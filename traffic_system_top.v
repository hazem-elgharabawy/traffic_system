==> flow/design.v <==
module ctrl_unit (
    input clk,
    input rst_n,
    input jam_sensor_0,
    input jam_sensor_1,
    input jam_sensor_2,
    input jam_sensor_3,
    output reg allow_0, 
    output reg allow_1,
    output reg allow_2, 
    output reg allow_3, 
    input allow_0_norm,
    input allow_1_norm,
    input allow_2_norm,
    input allow_3_norm,
    input allow_0_jam,
    input allow_1_jam,
    input allow_2_jam,
    input allow_3_jam,
    output reg norm_op_en,
    output reg jam_op_en,
    output reg norm_counter_en,
    output reg jam_counter_en
);
    reg [1:0] current_state;
    reg [1:0] next_state;
    parameter IDLE = 0;
    parameter NORMAL = 1;
    parameter JAM = 2;
    wire there_is_a_jam;
    assign there_is_a_jam = jam_sensor_0 | jam_sensor_1 | jam_sensor_2 | jam_sensor_3;
    always @(posedge clk or negedge rst_n) begin
        if (!rst_n) begin
            current_state <= IDLE; 
        end
        else begin
            current_state <= next_state;
        end
    end
    always @(*) begin
        case (current_state)
            IDLE:begin
                if (there_is_a_jam) begin
                    next_state = JAM;
                end
                else begin
                    next_state = NORMAL;
                end
            end 
            NORMAL:begin
                if (there_is_a_jam) begin
                    next_state = JAM;
                end
                else begin
                    next_state = NORMAL;
                end
            end
            JAM: begin
                if (there_is_a_jam) begin
                    next_state = JAM;
                end
                else begin
                    next_state = NORMAL;
                end
            end
            default:begin
                next_state = IDLE;
            end 
        endcase
    end
    always @(*) begin
        case (current_state)
            IDLE: begin
                allow_0 = 0;
                allow_1 = 0;
                allow_2 = 0;
                allow_3 = 0;
                norm_op_en = 0;
                jam_op_en = 0;
                norm_counter_en = 0;
                jam_counter_en = 0;
            end 
            NORMAL: begin
                allow_0 = allow_0_norm;
                allow_1 = allow_1_norm;
                allow_2 = allow_2_norm;
                allow_3 = allow_3_norm;
                norm_op_en = 1;
                jam_op_en = 0;
                norm_counter_en = 1;
                jam_counter_en = 0;
            end
            JAM: begin
                allow_0 = allow_0_jam;
                allow_1 = allow_1_jam;
                allow_2 = allow_2_jam;
                allow_3 = allow_3_jam;
                norm_op_en = 0;
                jam_op_en = 1;
                norm_counter_en = 0;
                jam_counter_en = 1;
            end
            default: begin
                allow_0 = 0;
                allow_1 = 0;
                allow_2 = 0;
                allow_3 = 0;
                norm_op_en = 0;
                jam_op_en = 0;
                norm_counter_en = 0;
                jam_counter_en = 0;
            end 
        endcase
    end
endmodule
module jam_counter (
    input clk,
    input rst_n,
    input jam_counter_en,
    output reg jam_start,
    output reg jam_rotation
);
    reg [3:0] jam_counter;
    reg start;
    always @(posedge clk or negedge rst_n) begin
        if (!rst_n) begin
            start <= 0;
            jam_counter <= 0;
            jam_start <= 0;
            jam_rotation <= 0;
        end
        else if (!jam_counter_en) begin
            start <= 0;
            jam_counter <= 0;
            jam_start <= 0;
            jam_rotation <= 0;
        end
        else begin
            if (!start) begin
                jam_start <= 1;
                start <= 1;
                jam_counter <= jam_counter + 1;
            end
            else if (jam_counter == 14) begin         
                jam_rotation <=1;
                jam_counter <= 0;
            end
            else begin
                jam_counter <= jam_counter + 1;
                jam_rotation <= 0;
                jam_start <= 0;
            end
        end 
        end
endmodule
module jam_op_unit (
    input clk,
    input rst_n,
    input jam_sensor_0,
    input jam_sensor_1,
    input jam_sensor_2,
    input jam_sensor_3,
    input jam_op_en,
    input jam_rotation,
    input jam_start,
    output reg allow_0_jam,
    output reg allow_1_jam,
    output reg allow_2_jam,
    output reg allow_3_jam
);
    reg [1:0] current_road_jam ;
    always @(posedge clk or negedge rst_n) begin
        if (!rst_n) begin
            allow_0_jam = 0;
            allow_1_jam = 0;
            allow_2_jam = 0;
            allow_3_jam = 0;
            current_road_jam = 2'b00;
        end
        else if (!jam_op_en) begin
            allow_0_jam = 0;
            allow_1_jam = 0;
            allow_2_jam = 0;
            allow_3_jam = 0;
            current_road_jam = 2'b00;
        end
        else if(jam_start) begin
            if (jam_sensor_0) begin
                allow_0_jam = 1;
                allow_1_jam = 0;
                allow_2_jam = 0;
                allow_3_jam = 0;
                current_road_jam = 2'b00;
            end 
            else if (jam_sensor_1) begin
                allow_0_jam = 0;
                allow_1_jam = 1;
                allow_2_jam = 0;
                allow_3_jam = 0;
                current_road_jam = 2'b01;
            end
            else if (jam_sensor_2) begin
                allow_0_jam = 0;
                allow_1_jam = 0;
                allow_2_jam = 1;
                allow_3_jam = 0;
                current_road_jam = 2'b10;
            end
            else if (jam_sensor_3) begin
                allow_0_jam = 0;
                allow_1_jam = 0;
                allow_2_jam = 0;
                allow_3_jam = 1;
                current_road_jam = 2'b11;
            end
        end
        else if (jam_rotation) begin
            case (current_road_jam)
                0:begin
                    if (jam_sensor_1) begin
                        allow_0_jam = 0;
                        allow_1_jam = 1;
                        allow_2_jam = 0;
                        allow_3_jam = 0;
                        current_road_jam = 2'b01;
                    end
                    else if (jam_sensor_2) begin
                        allow_0_jam = 0;
                        allow_1_jam = 0;
                        allow_2_jam = 1;
                        allow_3_jam = 0;
                        current_road_jam = 2'b10;
                    end
                    else if (jam_sensor_3) begin
                        allow_0_jam = 0;
                        allow_1_jam = 0;
                        allow_2_jam = 0;
                        allow_3_jam = 1;
                        current_road_jam = 2'b11;
                    end
                    else if (jam_sensor_0) begin
                        allow_0_jam = 1;
                        allow_1_jam = 0;
                        allow_2_jam = 0;
                        allow_3_jam = 0;
                        current_road_jam = 2'b00;
                    end 
                end 
                1:begin
                    if (jam_sensor_2) begin
                        allow_0_jam = 0;
                        allow_1_jam = 0;
                        allow_2_jam = 1;
                        allow_3_jam = 0;
                        current_road_jam = 2'b10;
                    end
                    else if (jam_sensor_3) begin
                        allow_0_jam = 0;
                        allow_1_jam = 0;
                        allow_2_jam = 0;
                        allow_3_jam = 1;
                        current_road_jam = 2'b11;
                    end
                    else if (jam_sensor_0) begin
                        allow_0_jam = 1;
                        allow_1_jam = 0;
                        allow_2_jam = 0;
                        allow_3_jam = 0;
                        current_road_jam = 2'b00;
                    end
                    else if (jam_sensor_1) begin
                        allow_0_jam = 0;
                        allow_1_jam = 1;
                        allow_2_jam = 0;
                        allow_3_jam = 0;
                        current_road_jam = 2'b01;
                    end 
                end
                2:begin
                    if (jam_sensor_3) begin
                        allow_0_jam = 0;
                        allow_1_jam = 0;
                        allow_2_jam = 0;
                        allow_3_jam = 1;
                        current_road_jam = 2'b11;
                    end
                    else if (jam_sensor_0) begin
                        allow_0_jam = 1;
                        allow_1_jam = 0;
                        allow_2_jam = 0;
                        allow_3_jam = 0;
                        current_road_jam = 2'b00;
                    end
                    else if (jam_sensor_1) begin
                        allow_0_jam = 0;
                        allow_1_jam = 1;
                        allow_2_jam = 0;
                        allow_3_jam = 0;
                        current_road_jam = 2'b01;
                    end
                    else if (jam_sensor_2) begin
                        allow_0_jam = 0;
                        allow_1_jam = 0;
                        allow_2_jam = 1;
                        allow_3_jam = 0;
                        current_road_jam = 2'b10;
                    end
                end
                3:begin
                    if (jam_sensor_0) begin
                        allow_0_jam = 1;
                        allow_1_jam = 0;
                        allow_2_jam = 0;
                        allow_3_jam = 0;
                        current_road_jam = 2'b00;
                    end 
                    else if (jam_sensor_1) begin
                        allow_0_jam = 0;
                        allow_1_jam = 1;
                        allow_2_jam = 0;
                        allow_3_jam = 0;
                        current_road_jam = 2'b01;
                    end
                    else if (jam_sensor_2) begin
                        allow_0_jam = 0;
                        allow_1_jam = 0;
                        allow_2_jam = 1;
                        allow_3_jam = 0;
                        current_road_jam = 2'b10;
                    end
                    else if (jam_sensor_3) begin
                        allow_0_jam = 0;
                        allow_1_jam = 0;
                        allow_2_jam = 0;
                        allow_3_jam = 1;
                        current_road_jam = 2'b11;
                    end
                end
                default: begin
                            if (jam_sensor_0) begin
                        allow_0_jam = 1;
                        allow_1_jam = 0;
                        allow_2_jam = 0;
                        allow_3_jam = 0;
                        current_road_jam = 2'b00;
                    end 
                    else if (jam_sensor_1) begin
                        allow_0_jam = 0;
                        allow_1_jam = 1;
                        allow_2_jam = 0;
                        allow_3_jam = 0;
                        current_road_jam = 2'b01;
                    end
                    else if (jam_sensor_2) begin
                        allow_0_jam = 0;
                        allow_1_jam = 0;
                        allow_2_jam = 1;
                        allow_3_jam = 0;
                        current_road_jam = 2'b10;
                    end
                    else if (jam_sensor_3) begin
                        allow_0_jam = 0;
                        allow_1_jam = 0;
                        allow_2_jam = 0;
                        allow_3_jam = 1;
                        current_road_jam = 2'b11;
                    end
                end 
            endcase
        end
    end
endmodule
module norm_counter (
    input clk,
    input rst_n,
    input norm_counter_en,
    output reg [1:0] current_road_norm
);
    reg [4:0] norm_counter;
    always @(posedge clk or negedge rst_n) begin
        if (!rst_n) begin
            norm_counter <= 0;
            current_road_norm <= 2'b0;
        end
        else if (norm_counter_en) begin
            if (norm_counter == 29) begin            
                current_road_norm <= current_road_norm + 1;
                norm_counter <= 0;
            end
            else begin
                norm_counter <= norm_counter + 1;
            end
        end 
    end
endmodule
module norm_op_unit (
    input norm_op_en,
    input [1:0] current_road_norm,
    output reg  allow_0_norm,
    output reg  allow_1_norm,
    output reg  allow_2_norm,
    output reg  allow_3_norm
);
    always @(*) begin
        if (norm_op_en) begin
            case (current_road_norm)
                0 : begin
                    allow_0_norm = 1;
                    allow_1_norm = 0;
                    allow_2_norm = 0;
                    allow_3_norm = 0;
                end
                1 : begin
                    allow_0_norm = 0;
                    allow_1_norm = 1;
                    allow_2_norm = 0;
                    allow_3_norm = 0;
                end
                2 : begin
                    allow_0_norm = 0;
                    allow_1_norm = 0;
                    allow_2_norm = 1;
                    allow_3_norm = 0;
                end
                3 : begin
                    allow_0_norm = 0;
                    allow_1_norm = 0;
                    allow_2_norm = 0;
                    allow_3_norm = 1;
                end 
                default: begin
                    allow_0_norm = 0;
                    allow_1_norm = 0;
                    allow_2_norm = 0;
                    allow_3_norm = 0;
                end
            endcase
        end
        else begin
                allow_0_norm = 0;
                allow_1_norm = 0;
                allow_2_norm = 0;
                allow_3_norm = 0;
        end
    end
endmodule
module traffic_system_top (
    input   clk,
    input   rst_n,
    input   jam_sensor_0,
    input   jam_sensor_1,
    input   jam_sensor_2,
    input   jam_sensor_3,
    output  allow_0,
    output  allow_1,
    output  allow_2,
    output  allow_3
);
    wire allow_0_norm, allow_1_norm, allow_2_norm, allow_3_norm;
    wire allow_0_jam, allow_1_jam, allow_2_jam, allow_3_jam;
    wire norm_op_en, jam_op_en, norm_counter_en, jam_counter_en;
    wire [1:0] current_road_norm, current_road_jam;
    wire jam_start, jam_rotation;
    ctrl_unit control (
        .clk(clk),
        .rst_n(rst_n),
        .jam_sensor_0(jam_sensor_0),
        .jam_sensor_1(jam_sensor_1),
        .jam_sensor_2(jam_sensor_2),
        .jam_sensor_3(jam_sensor_3),
        .allow_0(allow_0),
        .allow_1(allow_1),
        .allow_2(allow_2),
        .allow_3(allow_3),
        .allow_0_norm(allow_0_norm),
        .allow_1_norm(allow_1_norm),
        .allow_2_norm(allow_2_norm),
        .allow_3_norm(allow_3_norm),
        .allow_0_jam(allow_0_jam),
        .allow_1_jam(allow_1_jam),
        .allow_2_jam(allow_2_jam),
        .allow_3_jam(allow_3_jam),
        .norm_op_en(norm_op_en),
        .jam_op_en(jam_op_en),
        .norm_counter_en(norm_counter_en),
        .jam_counter_en(jam_counter_en)
        );
    norm_op_unit normal_operation (
        .norm_op_en(norm_op_en),
        .current_road_norm(current_road_norm),
        .allow_0_norm(allow_0_norm),
        .allow_1_norm(allow_1_norm),
        .allow_2_norm(allow_2_norm),
        .allow_3_norm(allow_3_norm)
        );
    jam_op_unit jam_operation (
        .clk(clk),
        .rst_n(rst_n),
        .jam_sensor_0(jam_sensor_0),
        .jam_sensor_1(jam_sensor_1),
        .jam_sensor_2(jam_sensor_2),
        .jam_sensor_3(jam_sensor_3),
        .jam_op_en(jam_op_en),
        .jam_rotation(jam_rotation),
        .jam_start(jam_start),
        .allow_0_jam(allow_0_jam),
        .allow_1_jam(allow_1_jam),
        .allow_2_jam(allow_2_jam),
        .allow_3_jam(allow_3_jam)
        );
    norm_counter normal_operation_counter (
        .clk(clk),
        .rst_n(rst_n),
        .norm_counter_en(norm_counter_en),
        .current_road_norm(current_road_norm)
        );
    jam_counter jam_operation_counter (
        .clk(clk),
        .rst_n(rst_n),
        .jam_counter_en(jam_counter_en),
        .jam_start(jam_start),
        .jam_rotation(jam_rotation)
        );
endmodule
From RTL to reports: traffic_system_top

The steps from the RTL of traffic_system_top to its reports follow in flow order.
Line numbers count from 1 in the design file above.
Library cell names are shortened.
The mark - stands for no value.

Top module: traffic_system_top
Clock input: clk
Library: sky130hd
Timing corner: tt_025C_1v80

Word-level counts

Yosys after proc, flatten, opt, wreduce and memory -nomap, before mapping. Memory bits, and registers merged into a memory's read port (data or address), are not among the register bits. Print and check cells are not counted. Equal cells are merged and count once.

Bits of input ports: 6
Register bits: 22
Word-level cells: 162
Output and inout bits: 4

Muxes and demuxes: 118
Reductions and logical operators: 10
Add/subtract/negate cells: 3
Equality and inequality tests: 16
Bitwise logic cells: 3

Operators by type and width:

| kind                                                             | number |
| 1-bit 2-to-1 mux                                                 | 80 |
| 2-bit 2-to-1 mux                                                 | 21 |
| 7-bit by 6-bit inequality test with 1-bit output with constant B | 3 |
| 1-bit case mux with 4-bit select                                 | 4 |
| 1-bit case mux with 2-bit select                                 | 8 |
| 3-bit OR reduction                                               | 5 |
| 4-bit 2-to-1 mux                                                 | 3 |
| 2-bit == test with constant B                                    | 5 |
| 2-bit case mux with 4-bit select                                 | 1 |
| 2-bit by 1-bit == test with 1-bit output with constant B         | 3 |
| 2-bit logical NOT                                                | 3 |
| 5-bit by 1-bit adder with 5-bit output with constant B           | 1 |
| 5-bit == test with constant B                                    | 1 |
| 5-bit 2-to-1 mux                                                 | 1 |
| 4-bit by 1-bit adder with 4-bit output with constant B           | 1 |
| 4-bit == test with constant B                                    | 1 |
| 4-bit AND reduction                                              | 1 |
| 1-bit bitwise OR                                                 | 3 |
| 3-bit by 1-bit inequality test with 1-bit output with constant B | 1 |
| 3-bit inequality test with constant B                            | 1 |
| 2-bit by 1-bit adder with 2-bit output with constant B           | 1 |
| 2-bit by 1-bit inequality test with 1-bit output with constant B | 1 |
| 2-bit AND reduction                                              | 1 |

Longest topological paths

Depth = most cells in a row (Yosys ltp): at word level without a register or memory, in the mapped netlist without a sequential cell, where the memories' decode and read muxes count.

Depth after elaboration: 8
ABC_AREA: 0
Gate-level depth with buffers: 6
Depth with buffers taken out: 6

Synthesis result

Yosys stat after the flow's synthesis: flattened, memories mapped to cells. It holds for the ABC_AREA given above (unset counts as 0); a run with the other value may have another netlist.
The area totals of this step are shown rounded.

Chip area (Yosys): 1500 um^2
Cells in the netlist: 164
Flip-flop cells: 24
Area of sequential cells: 602 um^2
Buffer cells: 11

Cells by type:

| type     | number | total area (um^2) |
| dfrtp_1  | 23     | 575.552 |
| ha_1     | 8      | 100.096 |
| a21oi_1  | 12     | 60.058 |
| o21ai_0  | 11     | 55.053 |
| inv_1    | 14     | 52.55 |
| nor2_1   | 13     | 48.797 |
| nand2_1  | 10     | 37.536 |
| nand2b_1 | 5      | 31.28 |
| o22ai_1  | 5      | 31.28 |
| buf_2    | 6      | 30.029 |
| dfstp_2  | 1      | 26.275 |
| nor4_4   | 1      | 21.27 |
| o211ai_4 | 1      | 21.27 |
| a32o_1   | 2      | 20.019 |
| nor2b_1  | 3      | 18.768 |
| a22o_1   | 2      | 17.517 |
| a31o_2   | 2      | 17.517 |
| xnor2_1  | 2      | 17.517 |

Not listed: further types 32, cells in them 43.
The figures by module come from a second, unflattened synthesis with its own total; it is not the netlist above.

Cell total of the unflattened synthesis: 167
Area (unflattened synthesis): 1490 um^2

Rows give one instance, submodules left out.

By module:

| module             | instances | cells | area (um^2) | seq. area (um^2) |
| jam_op_unit        | 1         | 96    | 699         | 201 |
| norm_counter       | 1         | 34    | 355         | 175 |
| jam_counter        | 1         | 23    | 282         | 175 |
| ctrl_unit          | 1         | 10    | 114         | 50.0 |
| norm_op_unit       | 1         | 4     | 37.5        | 0.0 |
| traffic_system_top | 1         | 0     | 0.0         | 0.0 |

Worst setup path after synthesis

Path of least setup slack by OpenSTA after synthesis, without wires, with an ideal clock, recovery checks aside; 20% of the period is set as input and as output delay. Where synthesis merged equal registers, the netlist keeps one of their names.

Path kind: register -> register
Start: register jam_operation.current_road_jam
End: register jam_operation.allow_1_jam
Stages: 6
Path delay: 1477 ps
Time at the first pin: 0 ps
Library setup time: 121 ps
Setup slack: 413 ps
Period: 1890 ps
Buffers on the path: 1
Data arrival time: 1356 ps
Data required time: 1769 ps
Synthesis period reached: 1477 ps

"path delay" is the arrival time less input delay plus setup time.
"stages": output pins that drive a net of the path, with the launching flip-flop's if there is one; two outputs of one cell count as two.
"synthesis period reached" = period - worst setup slack (recovery checks aside). The figure is calculated, with input and output delays left at 20% of the set period.
An end named without its bit number is one bit of that signal or, where synthesis recoded a state register, one of its new flip-flops.
A register here has more assigning lines than the two given.

Cells stage by stage: dfrtp_1 -> buf_6 -> or4b_4 -> o211ai_4 -> o31ai_2 -> o22a_1

RTL lines, path post-synthesis:

| item               | line | RTL |
| start: declaration | 171  | `reg [1:0] current_road_jam ;` |
| start: assignment  | 178  | `current_road_jam = 2'b00;` |
| start: assignment  | 185  | `current_road_jam = 2'b00;` |
| end: assignment    | 175  | `allow_1_jam = 0;` |
| end: assignment    | 182  | `allow_1_jam = 0;` |
| end: declaration   | 167  | `output reg allow_1_jam,` |

Chain of elaborated cells between the ends: none given.

Timing after layout

Path of least setup slack in the final report of job 1 (OpenROAD, finished layout, wires in). Where an end is a register, its clock arrival counts in the times.
The report prints the path's times to 10 ps; the period is as set.

Path kind: register -> output
Start: register normal_operation_counter.current_road_norm[0]
End: output allow_1
Output delay: 330 ps
Data required time: 1340 ps
Time at the first pin: 260 ps
Period: 1670 ps
Setup slack: 40 ps
Data arrival time: 1300 ps
Stages: 5
Buffers on the path: 2

The rows between start and end are the longest chain of elaborated cells between them; the timing report does not say that the signal goes this way. Where chains are equally long, one stands for them.
A line is the first line of the expression or statement that the cell stems from. Yosys adds cells for indexed reads and writes and turns some case tables into memories.

Cells stage by stage: dfrtp_1 -> buf_6 -> ha_4 -> a22o_1 -> buf_2
Length of the longest elaborated chain: 5
Elaborated cells on any way between the ends: 8
Source lines of those cells: 3
Classes of those cells: 3 x eq/ne; 3 x mux; 2 x reduce/logical

RTL lines, path after layout:

| item                             | line | RTL |
| start: declaration               | 377  | `output reg [1:0] current_road_norm` |
| start: assignment                | 383  | `current_road_norm <= 2'b0;` |
| start: assignment                | 387  | `current_road_norm <= current_road_norm + 1;` |
| 2-bit logical NOT                | 406  | `case (current_road_norm)` |
| 3-bit OR reduction               | -    |  |
| 1-bit case mux with 2-bit select | 406  |  |
| 1-bit 2-to-1 mux                 | 405  | `if (norm_op_en) begin` |
| 1-bit case mux with 2-bit select | 72   | `case (current_state)` |
| end: declaration                 | 455  | `output  allow_1,` |

Settings and measured results of 2 stored flow runs for module traffic_system_top (sky130hd), not sorted in any way. The constraints put input and output delay at 20% of the set period each and load the outputs with 0.01 pF.
"achieved clock period" = clock period - worst setup slack. The figure is calculated, with input and output delays left at 20% of the set period.
"worst setup path time": the worst setup path's part of the clock period (all of it between registers, 20% less for each end at a port) less its slack. A launch clock that arrives late makes it longer, a capture clock that arrives late makes it shorter.
By "total power after layout" is meant OpenSTA's value without simulated activity: inputs other than the clock are taken to toggle once in ten clock periods, and the tool carries that through the logic.
"worst setup path time" is given in steps of 10 ps.
Values from the reports are rounded here.
A setting shown as -- is not set for that run.
A result given as -- is not shown for that run.

| setting or result                    | job 1              | job 2 |
| period_ns                            | 1.67               | 1.33  |
| SETUP_SLACK_MARGIN                   | 0.11               | 0.01  |
| CAP_MARGIN                           | 20                 | 5     |
| CORE_MARGIN                          | 2                  | 8     |
| CORE_UTILIZATION                     | 40                 | 70    |
| SLEW_MARGIN                          | 20                 | 0     |
| PLACE_DENSITY_LB_ADDON               | --                 | 0.26  |
| CELL_PAD_IN_SITES_DETAIL_PLACEMENT   | --                 | 1     |
| TNS_END_PERCENT                      | --                 | 40    |
| ABC_AREA                             | --                 | 1     |
| achieved clock period (ps)           | 1634               | --    |
| worst setup path time (ps)           | 1300               | --    |
| worst setup path type                | register -> output | --    |
| overall die area (um^2)              | 4270               | --    |
| setup slack of the worst path (ps)   | 36                 | --    |
| setup total negative slack (ps)      | 0                  | --    |
| chip area in the Yosys report (um^2) | 1500               | --    |
| total power after layout (mW)        | 2.23               | --    |
| utilization in the final report (%)  | 54.3               | --    |

Job 2: stopped before the end: placement reported DPL-0033
